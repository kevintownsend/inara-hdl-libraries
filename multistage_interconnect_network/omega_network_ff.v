==> flow/design.v <==
module basic_switch_ff(clk, left_in, right_in, left_out, right_out, select);
    parameter WIDTH = 64;
    input clk;
    input [WIDTH-1:0] left_in, right_in;
    (* KEEP = "TRUE" *) output reg [WIDTH-1:0] left_out, right_out;
    input select;
    (* KEEP = "TRUE" *) reg [WIDTH-1:0] left_in_r, right_in_r;
    reg select_r;
    always @(posedge clk) begin
        select_r <= select;
        right_in_r <= right_in;
        left_in_r <= left_in;
        left_out <= select_r ? right_in_r : left_in_r;
        right_out <= select_r ? left_in_r : right_in_r;
    end
endmodule
module omega_network_ff(clk, push, d_in, valid, d_out, control);
    parameter WIDTH = 8;
    parameter IN_PORTS = 8;
    parameter OUT_PORTS = IN_PORTS;
    parameter ADDR_WIDTH_PORTS = log2(OUT_PORTS-1);
    input clk;
    input [0:IN_PORTS-1] push;
    input [IN_PORTS*WIDTH-1:0] d_in;
    output [0:OUT_PORTS-1] valid;
    output [OUT_PORTS*WIDTH-1:0] d_out;
    input [ADDR_WIDTH_PORTS-1:0] control;
    genvar g1, g2;
    wire [WIDTH:0] stage [0:ADDR_WIDTH_PORTS][0:IN_PORTS-1];
    generate
        for(g1 = 0; g1 < IN_PORTS; g1 = g1 + 1) begin: generate_start
            assign stage[0][g1][0] = push[g1];
            assign stage[0][g1][WIDTH:1] = d_in[(g1+1)*WIDTH-1 -:WIDTH];
        end
        for(g1 = 0; g1 < ADDR_WIDTH_PORTS; g1 = g1 + 1) begin: generate_stage
            for(g2 = 0; g2 < IN_PORTS/2; g2 = g2 + 1) begin: generate_switch
                basic_switch_ff #(WIDTH+1) sw(clk, stage[g1][g2], stage[g1][g2+IN_PORTS/2], stage[g1+1][g2*2], stage[g1+1][g2*2+1], control[ADDR_WIDTH_PORTS-1-g1]);
            end
        end
        for(g1 = 0; g1 < IN_PORTS; g1 = g1 + 1) begin: generate_end
            assign valid[g1] = stage[ADDR_WIDTH_PORTS][g1][0];
            assign d_out[(g1+1)*WIDTH-1 -:WIDTH] = stage[ADDR_WIDTH_PORTS][g1][WIDTH:1];
        end
    endgenerate
    function integer log2;
    input [31:0] value;
    for (log2=0; value>0; log2=log2+1)
        value = value>>1;
endfunction
endmodule
* Reports on omega_network_ff
Tool output for the design above, in the order of the flow. Line numbers count from 1 in the design file above. Cell names lack the library's common part. The mark -- stands for no value.
Set-up: design top omega_network_ff, clock port clk, cell library sky130hd, timing corner tt_025C_1v80

* Word level
Yosys after proc, flatten, opt, wreduce and memory -nomap, before mapping. Enables and synchronous resets that opt folds into registers are not counted as muxes. Print and check cells are not counted. Equal cells are merged and count once.
Bit counts: elaborated cells 75, output and inout bits 72, input port bits 76, bits in registers 435
Operators by class: multiplexer cells 24
Operator list (number):
- 2-to-1 mux 9 bit | 24

* Longest topological paths
Longest topological path by Yosys (ltp), each cell counted once; first at word level (registers and memories cut), then after technology mapping (sequential cells cut; the memories' decode and read muxes count).
Depth: word-level depth 1, ABC_AREA 0, gate-level depth with buffers 3, gate-level depth less buffers 1

* Netlist
Source: synth_stat.txt of the flow (Yosys; design flattened, memories mapped). It holds for the ABC_AREA given above (unset counts as 0); a run with the other value may have another netlist.
Cell types:
- dfxtp_1 | number 435, area in all 8.71E+03 sq um
- mux2_2 | number 196, area in all 2.21E+03 sq um
- buf_6 | number 24, area in all 270.259 sq um
- mux2_4 | number 10, area in all 150.144 sq um
- mux2_1 | number 10, area in all 112.608 sq um
Synthesis totals: sequential part of the area 8708.4 sq um, chip area (Yosys) 11448.5 sq um, standard cells after synthesis 675, mapped flip-flops 435, buffers 24
By module: a second synthesis without flattening, with its own total; a netlist apart from the flattened one above.
Unflattened totals: cells (unflattened synthesis) 684, area (unflattened synthesis) 12146.6 sq um
Each row is one instance without its submodules.
By module:
- basic_switch_ff #(WIDTH=9) | instances 12, seq. area 740.7 sq um, cells 57, area 1012.2 sq um
- omega_network_ff | instances 1, seq. area 0.0 sq um, cells 0, area 0.0 sq um

* Path before layout
Path of least setup slack by OpenSTA after synthesis, without wires, with an ideal clock, recovery checks aside; 20% of the period is set as input and as output delay. Where synthesis merged equal registers, the netlist keeps one of their names.
Timing path after synthesis: kind reg-to-reg, start point register (no name shown), end point register generate_stage[2].generate_switch[0].sw.left_out[8], clock period 0.967 ns, data required time 0.846 ns, data arrival time 0.904 ns, launch time at the first pin 0.000 ns, delay of the path 1.025 ns, library setup time 0.121 ns, stages on the path 4, path slack -0.058 ns, path buffers 2, synthesis period reached 1.025 ns
"delay of the path" = arrival - input delay + setup time. "stages on the path": output pins that drive a net of the path, with the launching flip-flop's if there is one; two outputs of one cell count as two. "synthesis period reached" is the clock period less the worst setup slack; recovery checks do not enter. This is arithmetic on one report: input and output delays are still those of the set period (20% each). The rows between start and end are the longest chain of elaborated cells between them; the timing report does not say that the signal goes this way. Where chains are equally long, one stands for them. A line is the first line of the expression or statement that the cell stems from. Yosys adds cells for indexed reads and writes and turns some case tables into memories.
Between the ends, after synthesis: cells stage by stage dfxtp_1 -> buf_6 -> buf_6 -> mux2_4, cells in the longest elaborated chain 1, elaborated cells between the ends (all ways) 1, source lines of those cells 1, classes of those cells mux: 1
Ends and longest elaborated chain, after synthesis:
- 2-to-1 mux 9 bit | RTL line 13 | left_out <= select_r ? right_in_r : left_in_r;
- end, assigned | RTL line 13
- end, declared | RTL line 5 | (* KEEP = "TRUE" *) output reg [WIDTH-1:0] left_out, right_out;

* Timing after layout
From the final timing report of record 2: the path of least setup slack in the routed layout; clock arrival at registers is part of the times.
Timing path after layout: kind reg-to-output, start point register generate_stage[2].generate_switch[3].sw.right_out[2], end point output d_out[57], path slack 0.28 ns, stages on the path 2, launch time at the first pin 0.52 ns, path buffers 1, output delay 0.31 ns, data required time 1.24 ns, clock period 1.55 ns, data arrival time 0.96 ns
Between the ends, after layout: cells stage by stage dfxtp_2 -> buf_6, cells in the longest elaborated chain 0, elaborated cells between the ends (all ways) 0, source lines of those cells 0
Ends and longest elaborated chain, after layout:
- start, declared | RTL line 5 | (* KEEP = "TRUE" *) output reg [WIDTH-1:0] left_out, right_out;
- start, assigned | RTL line 14 | right_out <= select_r ? left_in_r : right_in_r;
- end, declared | RTL line 26 | output [OUT_PORTS*WIDTH-1:0] d_out;

Appendix: measured runs

Settings and measured results of 2 stored flow runs for module omega_network_ff (sky130hd), not sorted in any way. The constraints put input and output delay at 20% of the set period each and load the outputs with 0.01 pF.
"time of the worst setup path" = time allowed to the worst setup path (clock period - input delay - output delay, where it has them) - its slack; a late launch clock adds to it, a late capture clock takes from it.
"total power after layout": no workload was simulated; the value follows from the tool's default switching activity.

[record 1] flow files
==> flow/run.sh <==
#!/bin/bash
# the make line also repeats the synthesis and layout settings of config.mk as NAME=value (left out here)
make -C /OpenROAD-flow-scripts/flow DESIGN_CONFIG=/design/flow/config.mk WORK_HOME=/design/flow/orfs CLKGATE_MAP_FILE= finish
==> flow/config.mk <==
export PLATFORM = sky130hd
export DESIGN_NAME = omega_network_ff
export DESIGN_NICKNAME = omega_network_ff
export VERILOG_FILES = /design/flow/design.v
export SDC_FILE = /design/flow/constraint.sdc
export NUM_CORES = 4
export LEC_CHECK = 0
export CAP_MARGIN = 0
export CELL_PAD_IN_SITES_DETAIL_PLACEMENT = 1
export CORE_MARGIN = 8
export CORE_UTILIZATION = 63
export CTS_CLUSTER_DIAMETER = 161
export MAX_ROUTING_LAYER = met5
export PLACE_DENSITY_LB_ADDON = 0.13
export SETUP_SLACK_MARGIN = 0.24
export SLEW_MARGIN = 10
==> flow/constraint.sdc <==
create_clock -name core_clock -period 0.836 [get_ports {clk}]
set_input_delay 0.1672 -clock core_clock [delete_from_list [all_inputs] [get_ports {clk}]]
set_output_delay 0.1672 -clock core_clock [all_outputs]
set_load 0.01 [all_outputs]

[record 1] result: stopped before the end: clock tree synthesis reported DPL-0033

[record 2] flow files
==> flow/run.sh <==
#!/bin/bash
# the make line also repeats the synthesis and layout settings of config.mk as NAME=value (left out here)
make -C /OpenROAD-flow-scripts/flow DESIGN_CONFIG=/design/flow/config.mk WORK_HOME=/design/flow/orfs CLKGATE_MAP_FILE= finish
==> flow/config.mk <==
export PLATFORM = sky130hd
export DESIGN_NAME = omega_network_ff
export DESIGN_NICKNAME = omega_network_ff
export VERILOG_FILES = /design/flow/design.v
export SDC_FILE = /design/flow/constraint.sdc
export NUM_CORES = 4
export LEC_CHECK = 0
export CAP_MARGIN = 20
export CORE_MARGIN = 2
export CORE_UTILIZATION = 33
export CTS_CLUSTER_DIAMETER = 55
export MAX_ROUTING_LAYER = met5
export PLACE_DENSITY_LB_ADDON = 0.0
export SETUP_SLACK_MARGIN = 0.28
export SLEW_MARGIN = 20
==> flow/constraint.sdc <==
create_clock -name core_clock -period 1.55 [get_ports {clk}]
set_input_delay 0.3100 -clock core_clock [delete_from_list [all_inputs] [get_ports {clk}]]
set_output_delay 0.3100 -clock core_clock [all_outputs]
set_load 0.01 [all_outputs]

[record 2] result: chip area in the Yosys report 11,448.5 sq um; die footprint 36,198.9 sq um; standard-cell area of the final layout 14,846.7 sq um; lowest setup slack 0.279 ns; setup total negative slack 0.000 ns; worst hold slack in the final report 0.226 ns; total power after layout 25,321 µW; time of the worst setup path 0.96 ns; worst setup path type reg-to-output
